==> flow/design.v <==
`timescale 1ns / 1ps
module prbs_checker(
    err_num, lock,valid,
    prbs, clk, en, reset
    );
    parameter       ERR_THRSHLD = 2,
                    LOCK_CNT = 8;
    output  [8:0]       err_num;
    output              lock;
    output              valid;
    input   [7:0]       prbs;
    input               clk, en, reset;
    reg     [8:0]       err_num;
    wire                lock;
    wire                valid;
    reg     [30:0]      d; 
    reg     [7:0]       prbs_lat, prbs_xor;   
    reg     [7:0]       check;
    reg                 load; 
    reg     [7:0]       lock_count;
    reg                 en_reg, en_reg_reg, en_reg_reg_reg;
    integer             i;
   always @ (posedge clk)
      if (reset) begin   
        check       <= 8'hFF;
        d           <= 1; 
        err_num     <= 8'hFF;
        i           <= 0;
        load        <= 1;
        prbs_lat    <= 0;
        prbs_xor    <= 8'hFF;
        lock_count  <= 0;
      end  
      else begin          
        en_reg      <= en;
        en_reg_reg  <= en_reg;
        en_reg_reg_reg  <= en_reg_reg;
        if (en)
           prbs_lat <= prbs;    
        if (en_reg) begin   
           prbs_xor = {  d[30]^d[27],
                         d[29]^d[26],
                         d[28]^d[25],
                         d[27]^d[24],
                         d[26]^d[23],
                         d[25]^d[22],
                         d[26]^d[21],
                         d[23]^d[20]};
           d[30:0] <= (load) ? {d[22:0],prbs_lat}: {d[22:0], prbs_xor};  
           check <= prbs_lat ^ prbs_xor;  
        end
        if (en_reg_reg) begin   
           err_num = 0;
           for (i=0; i<7; i=i+1)
             err_num =  err_num + check[i];   
            if (err_num < ERR_THRSHLD) begin
                if (lock_count  < LOCK_CNT)
                    lock_count <= lock_count + 1;
                else
                    load <= 1'b0;        
            end    
            else begin               
                lock_count  <= 0;
                load        <= 1'b1;        
            end    
        end  
    end  
    assign lock = ~load;
    assign valid = en_reg_reg_reg & lock;
endmodule
## Tool chain data of prbs_checker

Tool output for the design above, in the order of the flow.
Line numbers count from 1 in the design file above.
Operators carry their Yosys type and port widths (W data, S select, Z words).
Library cell names are shortened.
The mark n/a stands for no value.

| inputs | value |
|---|---|
| top module | prbs_checker |
| clock | clk |
| standard-cell library | sky130hd |
| corner | tt_025C_1v80 |

## Word-level counts

Counts by Yosys on the flattened word-level netlist (proc, flatten, opt, wreduce; memories kept). Register bits leave out memories and registers merged into their read ports (data or address). Print and check cells are left out. Cells with the same type and inputs are merged into one.

| word-level totals | value |
|---|---|
| memory bits (writable) | 0 |
| bits in registers | 67 |
| latch bits | 0 |
| word-level cells | 38 |
| word width x clocked read ports | 0 |
| memories | 0 |
| ROM bits | 0 |

| operators by class | value |
|---|---|
| multiplexer cells | 5 |
| multipliers | 0 |
| $lt $le $gt $ge | 2 |
| reductions and logical operators | 2 |
| equal/unequal tests | 2 |
| add/subtract/negate cells | 7 |
| bitwise operators | 11 |
| shift operators | 0 |
| div/mod/pow operators | 0 |

Operators by type and width:

| kind | count |
|---|---|
| $mux W8 | 3 |
| $xor A1 B1 Y1 | 8 |
| $add A8 B1 Y8 const B | 1 |
| $lt A8 B4 Y1 const B | 1 |
| $add A6 B1 Y7 | 1 |
| $lt A7 B2 Y1 const B | 1 |
| $xor A7 B7 Y7 | 1 |
| $add A5 B1 Y6 | 1 |
| $add A4 B1 Y5 | 1 |
| $reduce_and A2 Y1 | 2 |
| $add A3 B1 Y4 | 1 |
| $add A2 B1 Y3 | 1 |
| $add A1 B1 Y2 | 1 |
| $ne A2 B1 Y1 const B | 1 |
| $ne A2 B2 Y1 const B | 1 |
| $mux W1 | 2 |
| $and A1 B1 Y1 | 1 |
| $not A1 Y1 | 1 |

## Depth

Longest topological path by Yosys (ltp), each cell counted once; first at word level (registers and memories cut), then after technology mapping (sequential cells cut; the memories' decode and read muxes count).

| logic depth | value |
|---|---|
| word-level depth | 9 |
| ABC_AREA | 0 |
| mapped depth | 9 |
| mapped depth without buffers | 9 |

## Mapped cells and area

Source: synth_stat.txt of the flow (Yosys; design flattened, memories mapped). It holds for the ABC_AREA given above (unset counts as 0); a run with the other value may have another netlist.

Cell types:

| cell type | count | total area (um^2) |
|---|---|---|
| dfxtp_1 | 59 | 1.18E+03 |
| mux2i_1 | 34 | 340.326 |
| nor2_1 | 39 | 146.39 |
| xnor2_1 | 13 | 113.859 |
| edfxtp_1 | 3 | 90.086 |
| fa_1 | 4 | 80.077 |
| and3_1 | 10 | 62.56 |
| buf_4 | 8 | 60.058 |
| a211o_1 | 6 | 52.55 |
| a21o_1 | 7 | 52.55 |
| inv_1 | 14 | 52.55 |
| o21ai_0 | 10 | 50.048 |
| nand2_1 | 13 | 48.797 |
| buf_2 | 7 | 35.034 |
| o41ai_4 | 1 | 27.526 |
| nand4_1 | 3 | 18.768 |
| nor2b_1 | 3 | 18.768 |
| o32ai_1 | 2 | 17.517 |

Other cell types: 17; their cells: 24.

| mapped netlist | value |
|---|---|
| mapped area | 0.0026113 mm^2 |
| sequential part of the area | 0.0012712 mm^2 |
| flip-flops | 62 |
| cells in the netlist | 260 |

## Timing after synthesis

OpenSTA on the mapped netlist: ideal clock, no wires. The path of least setup slack (recovery checks aside). Input and output delay are each 20% of the period. Register names are those of the netlist, which keeps one name where synthesis merged equal registers.

| timing path post-synthesis | value |
|---|---|
| path kind | reg2reg |
| start | reg check[0] |
| end | reg lock_count[1] |
| slack | 1.276 ns |
| setup time | 0.092 ns |
| driving pins on the path | 10 |
| clock period | 4.14 ns |
| arrival time | 2.772 ns |
| buffers on the path | 0 |
| data required time | 4.048 ns |
| path delay | 2.864 ns |
| launch time at the first pin | 0.000 ns |
| synthesis period reached | 2.864 ns |

"path delay" is the arrival time less input delay plus setup time.
"driving pins on the path" counts driving pins, that of a launching flip-flop among them; a cell with two outputs on the path counts twice.
"synthesis period reached" is the clock period less the worst setup slack; recovery checks do not enter. This is arithmetic on one report: input and output delays are still those of the set period (20% each).
The rows between start and end are the longest chain of elaborated cells between them; the timing report does not say that the signal goes this way. Where chains are equally long, one stands for them.
A line is the first line of the expression or statement that the cell stems from. Yosys adds cells for indexed reads and writes and turns some case tables into memories.
A register here has more assigning lines than the two given.

| on the way, post-synthesis | value |
|---|---|
| cell sequence | dfxtp_1 inv_1 fa_1 fa_1 inv_1 fa_1 fa_1 o21ai_2 o41ai_4 o32ai_1 |
| length of the longest elaborated chain | 9 |
| elaborated cells on any way between the ends | 10 |
| RTL lines with such cells | 2 |
| classes of those cells | add/sub (6); compare (1); eq/ne (1); mux (1); reduce/logical (1) |

RTL lines, path post-synthesis:

| element | line | source |
|---|---|---|
| start, assigned | 25 | `check       <= 8'hFF;` |
| start, assigned | 50 | `check <= prbs_lat ^ prbs_xor;` |
| $add A1 B1 Y2 | 55 | `err_num =  err_num + check[i];` |
| $add A2 B1 Y3 | 55 |  |
| $add A3 B1 Y4 | 55 |  |
| $add A4 B1 Y5 | 55 |  |
| $add A5 B1 Y6 | 55 |  |
| $add A6 B1 Y7 | 55 |  |
| $lt A7 B2 Y1 | 56 | `if (err_num < ERR_THRSHLD) begin` |
| $ne A2 B1 Y1 | n/a |  |
| $reduce_and A2 Y1 | n/a |  |
| end, assigned | 58 | `lock_count <= lock_count + 1;` |
| end, assigned | 63 | `lock_count  <= 0;` |
| end, declared | 20 | `reg     [7:0]       lock_count;` |

## Timing after layout

Path of least setup slack in the final report of flow run A (OpenROAD, finished layout, wires in). Where an end is a register, its clock arrival counts in the times.

| timing path after layout | value |
|---|---|
| path kind | reg2reg |
| start | reg check[0] |
| end | reg lock_count[2] |
| launch time at the first pin | 0.33 ns |
| driving pins on the path | 10 |
| clock period | 5.43 ns |
| slack | 2.27 ns |
| data required time | 5.68 ns |
| buffers on the path | 0 |
| setup time | 0.08 ns |
| arrival time | 3.40 ns |

The rows between start and end are the longest chain of elaborated cells between them; the timing report does not say that the signal goes this way. Where chains are equally long, one stands for them.
A register here has more assigning lines than the two given.

| on the way, after layout | value |
|---|---|
| cell sequence | dfxtp_1 inv_1 fa_1 fa_1 inv_1 fa_1 fa_1 nor4b_1 nand4_1 a31oi_1 |
| length of the longest elaborated chain | 9 |
| elaborated cells on any way between the ends | 10 |
| RTL lines with such cells | 2 |
| classes of those cells | add/sub (6); compare (1); eq/ne (1); mux (1); reduce/logical (1) |

RTL lines, path after layout:

| element | line | source |
|---|---|---|
| start, assigned | 25 | `check       <= 8'hFF;` |
| start, assigned | 50 | `check <= prbs_lat ^ prbs_xor;` |
| $add A1 B1 Y2 | 55 | `err_num =  err_num + check[i];` |
| $add A2 B1 Y3 | 55 |  |
| $add A3 B1 Y4 | 55 |  |
| $add A4 B1 Y5 | 55 |  |
| $add A5 B1 Y6 | 55 |  |
| $add A6 B1 Y7 | 55 |  |
| $lt A7 B2 Y1 | 56 | `if (err_num < ERR_THRSHLD) begin` |
| $ne A2 B1 Y1 | n/a |  |
| $reduce_and A2 Y1 | n/a |  |
| end, assigned | 58 | `lock_count <= lock_count + 1;` |
| end, assigned | 63 | `lock_count  <= 0;` |
| end, declared | 20 | `reg     [7:0]       lock_count;` |

## Implementation results

Measured results for prbs_checker: 2 stored runs of the Yosys and OpenROAD flow on sky130hd. The settings differ; the order carries no meaning. The constraints put input and output delay at 20% of the set period each and load the outputs with 0.01 pF.
"period achieved": clock period set for the run, less the worst setup slack. It is reckoned from that one timing run; input and output delays stay at 20% of the period that was set.
By "time on the worst setup path" is meant the share of the clock period that the worst setup path is allowed (20% is reserved at inputs, 20% at outputs), minus its slack. Clock arrival times at its registers enter into it.
By "total power of the final layout" is meant OpenSTA's value without simulated activity: inputs other than the clock are taken to toggle once in ten clock periods, and the tool carries that through the logic.

## Flow run A

==> flow/run.sh <==
#!/bin/bash
# the make line also repeats the synthesis and layout settings of config.mk as NAME=value (left out here)
make -C /OpenROAD-flow-scripts/flow DESIGN_CONFIG=/design/flow/config.mk WORK_HOME=/design/flow/orfs CLKGATE_MAP_FILE= finish
==> flow/config.mk <==
export PLATFORM = sky130hd
export DESIGN_NAME = prbs_checker
export DESIGN_NICKNAME = prbs_checker
export VERILOG_FILES = /design/flow/design.v
export SDC_FILE = /design/flow/constraint.sdc
export NUM_CORES = 4
export LEC_CHECK = 0
export ABC_AREA = 0
export CAP_MARGIN = 20
export CORE_ASPECT_RATIO = 0.59
export CORE_MARGIN = 2
export CORE_UTILIZATION = 38
export MAX_ROUTING_LAYER = met5
export MIN_ROUTING_LAYER = met2
export PLACE_DENSITY_LB_ADDON = 0.2
export SETUP_SLACK_MARGIN = 1.15
export SLEW_MARGIN = 20
export TNS_END_PERCENT = 30
==> flow/constraint.sdc <==
create_clock -name core_clock -period 5.43 [get_ports {clk}]
set_input_delay 1.0860 -clock core_clock [delete_from_list [all_inputs] [get_ports {clk}]]
set_output_delay 1.0860 -clock core_clock [all_outputs]
set_load 0.01 [all_outputs]

| result of flow run A | value |
|---|---|
| time on the worst setup path | 3.16 ns |
| worst setup path type | reg2reg |
| utilization after layout | 46.1% |
| sum of negative setup slack | 0.000 ns |
| total power of the final layout | 1.141 mW |
| lowest hold slack | 0.468 ns |
| die size | 0.0075742 mm^2 |
| period achieved | 3.155 ns |
| standard-cell area of the final layout | 0.003088 mm^2 |
| setup slack of the critical path | 2.275 ns |
| chip area after synthesis (Yosys) | 0.0026113 mm^2 |

## Flow run B

==> flow/run.sh <==
#!/bin/bash
# the make line also repeats the synthesis and layout settings of config.mk as NAME=value (left out here)
make -C /OpenROAD-flow-scripts/flow DESIGN_CONFIG=/design/flow/config.mk WORK_HOME=/design/flow/orfs CLKGATE_MAP_FILE= finish
==> flow/config.mk <==
export PLATFORM = sky130hd
export DESIGN_NAME = prbs_checker
export DESIGN_NICKNAME = prbs_checker
export VERILOG_FILES = /design/flow/design.v
export SDC_FILE = /design/flow/constraint.sdc
export NUM_CORES = 4
export LEC_CHECK = 0
export CAP_MARGIN = 10
export CELL_PAD_IN_SITES_DETAIL_PLACEMENT = 2
export CORE_MARGIN = 2
export CORE_UTILIZATION = 43
export PLACE_DENSITY_LB_ADDON = 0.22
export SLEW_MARGIN = 25
==> flow/constraint.sdc <==
create_clock -name core_clock -period 2.72 [get_ports {clk}]
set_input_delay 0.5440 -clock core_clock [delete_from_list [all_inputs] [get_ports {clk}]]
set_output_delay 0.5440 -clock core_clock [all_outputs]
set_load 0.01 [all_outputs]

| result of flow run B | value |
|---|---|
| sum of negative setup slack | -2.769 ns |
| period achieved | 3.131 ns |
| chip area after synthesis (Yosys) | 0.0026113 mm^2 |
| lowest hold slack | 0.494 ns |
| die size | 0.0067117 mm^2 |
| total power of the final layout | 2.453 mW |
| standard-cell area of the final layout | 0.0032331 mm^2 |
| setup slack of the critical path | -0.411 ns |
| time on the worst setup path | 3.13 ns |
| worst setup path type | reg2reg |
| utilization after layout | 54.9% |
