==> flow/design.v <==
`timescale 1ns / 1ps
 module prbs_generate (
       prbs,
       clk, en,inj_err, reset
       );
      parameter       WIDTH = 8,
                      TAP1 = 30,
                      TAP2 = 27;
       output [7:0]    prbs;
       input           clk, en, inj_err, reset;
       wire [7:0]       prbs;
       reg [30:0]      d; 
       always @ (posedge clk)
         if (reset) begin
            d        <= 31'b101_1001_0111_1001_0101_0111_1010_0000;  
         end
         else 
            if (en) begin
                d[30:0] <= {d[22:0],    d[30]^d[27],
                                        d[29]^d[26],
                                        d[28]^d[25],
                                        d[27]^d[24],
                                        d[26]^d[23],
                                        d[25]^d[22],
                                        d[26]^d[21],
                                        d[23]^d[20]};  
            end  
        assign  prbs = {d[7:1], d[0] ^ inj_err};        
    endmodule  
## Reports on prbs_generate

Tool output for the design above, in the order of the flow.
Lines are those of the file above, counted from 1.
Operators: Yosys type, input widths -> output width; for muxes data width and select width s.
Library cell names are shortened.
A cell with -- has no value.

- Top: prbs_generate
- Clock port: clk
- Cell library: sky130hd
- Timing corner: tt_025C_1v80

## Word level

Source: Yosys, flattened and elaborated, memories not mapped. Widths are those after wreduce; folded enables and synchronous resets count as part of the registers. Registers that Yosys merges into a memory's read port (data or address) are not register bits. Print and check cells do not count. Equal cells are merged and count once.

- Word-level cells: 10
- Flip-flop bits (word level): 31
- Output and inout port bits: 8
- Input port bits: 4

- Bitwise operators: 9

Operators with widths:

| cell | number |
|---|---|
| $xor 1x1->1 | 9 |

## Logic depth

Depth = most cells in a row (Yosys ltp): at word level without a register or memory, in the mapped netlist without a sequential cell, where the memories' decode and read muxes count.

- Depth in word-level cells: 1
- ABC_AREA: 0
- Gate-level depth with buffers: 4
- Gate-level depth less buffers: 2

## Synthesis result

Source: synth_stat.txt of the flow (Yosys; design flattened, memories mapped). It holds for the ABC_AREA given above (unset counts as 0); a run with the other value may have another netlist.
The area totals of this step are shown rounded.

Cells by type:

| type | number | area in all (µm²) |
|---|---|---|
| dfxtp_1 | 31 | 620.595 |
| a211o_1 | 14 | 122.618 |
| mux2i_1 | 9 | 90.086 |
| xnor2_1 | 8 | 70.067 |
| nor2b_1 | 11 | 68.816 |
| buf_4 | 8 | 60.058 |
| nor2_1 | 15 | 56.304 |
| a211oi_1 | 6 | 45.043 |
| buf_6 | 3 | 33.782 |
| and2b_1 | 4 | 30.029 |
| buf_12 | 1 | 20.019 |
| clkbuf_1 | 3 | 11.261 |
| a21oi_1 | 2 | 10.01 |
| nor3_1 | 2 | 10.01 |
| xor2_1 | 1 | 8.758 |

- Flip-flops: 31
- Chip area (Yosys): 0.001257 mm²
- Standard cells after synthesis: 118
- Buffers: 15
- Sequential area: 0.0006206 mm²

## Worst setup path after synthesis

Source: OpenSTA report_checks on the synthesized netlist (no wires, ideal clock, input and output delay 20% of the period each), path of least setup slack; recovery checks are left aside. Register names are those of the netlist, which keeps one name where synthesis merged equal registers.

- Kind: in2reg
- Start: input port en
- End: register d[20]
- Input delay: 0.232 ns
- Period: 1.16 ns
- Library setup time: 0.120 ns
- Path buffers: 2
- Time at the first pin: 0.232 ns
- Data arrival time: 0.741 ns
- Required time: 1.040 ns
- Setup slack: 0.299 ns
- Driving pins on the path: 3
- Delay of the path: 0.629 ns
- Synthesis period reached: 0.861 ns

"delay of the path" = arrival - input delay + setup time.
"driving pins on the path": output pins that drive a net of the path, with the launching flip-flop's if there is one; two outputs of one cell count as two.
"synthesis period reached" = period - worst setup slack (recovery checks aside). The figure is calculated, with input and output delays left at 20% of the set period.

- Cells stage by stage: buf_4 -> buf_6 -> a211o_1
- Length of the longest elaborated chain: 0
- Elaborated cells between the ends (all ways): 0
- RTL lines with such cells: 0

Ends and longest elaborated chain, post-synthesis:

| what | line | source |
|---|---|---|
| from (decl) | 10 | `input           clk, en, inj_err, reset;` |
| to (assign) | 15 | `d        <= 31'b101_1001_0111_1001_0101_0111_1010_0000;` |
| to (assign) | 19 | `d[30:0] <= {d[22:0],    d[30]^d[27],` |
| to (decl) | 12 | `reg [30:0]      d;` |

## Path in the finished layout

From the final timing report of stored run 1: the path of least setup slack in the routed layout; clock arrival at registers is part of the times.

- Kind: in2out
- Start: input port inj_err
- End: output port prbs[0]
- Required time: 0.66 ns
- Path buffers: 2
- Period: 0.824 ns
- Input delay: 0.16 ns
- External output delay: 0.16 ns
- Setup slack: -0.27 ns
- Driving pins on the path: 3
- Data arrival time: 0.93 ns
- Time at the first pin: 0.16 ns

The rows between start and end are the longest chain of elaborated cells between them; the timing report does not say that the signal goes this way. Where chains are equally long, one stands for them.
Each line given opens the expression or statement behind the cell; cells for indexed reads and writes are added by Yosys, which also makes memories of some case tables.

- Cells stage by stage: clkdlybuf4s50_1 -> xor2_1 -> buf_2
- Length of the longest elaborated chain: 1
- Elaborated cells between the ends (all ways): 1
- RTL lines with such cells: 1
- Those cells by class: logic: 1

Ends and longest elaborated chain, post-layout:

| what | line | source |
|---|---|---|
| from (decl) | 10 | `input           clk, en, inj_err, reset;` |
| $xor 1x1->1 | 28 | `assign  prbs = {d[7:1], d[0] ^ inj_err};` |
| to (decl) | 9 | `output [7:0]    prbs;` |

Subject: prbs_generate on sky130hd, stored results

Hello all,

Flow measurements of prbs_generate on sky130hd: 2 stored runs with different settings, listed in no order. Input and output delays are each 20% of the period that was set; the output load is 0.01 pF.
"period achieved": clock period set for the run, less the worst setup slack. It is reckoned from that one timing run; input and output delays stay at 20% of the period that was set.
"allowed time less slack (worst setup path)": the worst setup path's part of the clock period (all of it between registers, 20% less for each end at a port) less its slack. A launch clock that arrives late makes it longer, a capture clock that arrives late makes it shorter.
"total power of the final layout" is the tool's figure for a default switching activity; nothing was simulated.
Values from the reports are rounded here.
Settings: . = not set for that run.

| item | stored run 1 | stored run 2 |
|---|---|---|
| period_ns | 0.824 | 0.687 |
| CORE_UTILIZATION | 60 | 16 |
| CAP_MARGIN | 20 | 30 |
| CORE_MARGIN | 2 | 2 |
| SLEW_MARGIN | 20 | 30 |
| SETUP_SLACK_MARGIN | . | 0.2 |
| PLACE_DENSITY_LB_ADDON | . | 0.21 |
| CELL_PAD_IN_SITES_GLOBAL_PLACEMENT | . | 0 |
| ABC_AREA | . | 0 |
| GPL_TIMING_DRIVEN | . | 1 |
| CTS_CLUSTER_SIZE | . | 81 |
| MIN_ROUTING_LAYER | . | met1 |
| period achieved (ns) | 1.094 | 1.042 |
| smallest setup slack (ns) | -0.270 | -0.355 |
| total power of the final layout (uW) | 2937 | 4278 |
| allowed time less slack (worst setup path) (ns) | 0.76 | 0.90 |
| type of the worst setup path | in2out | reg2out |
| die outline area (mm²) | 0.002478 | 0.008584 |
| area of the synthesized netlist (mm²) | 0.001257 | 0.001257 |
| final worst hold slack (ns) | 0.273 | 0.207 |
| standard-cell area after layout (mm²) | 0.001558 | 0.001812 |

Thanks
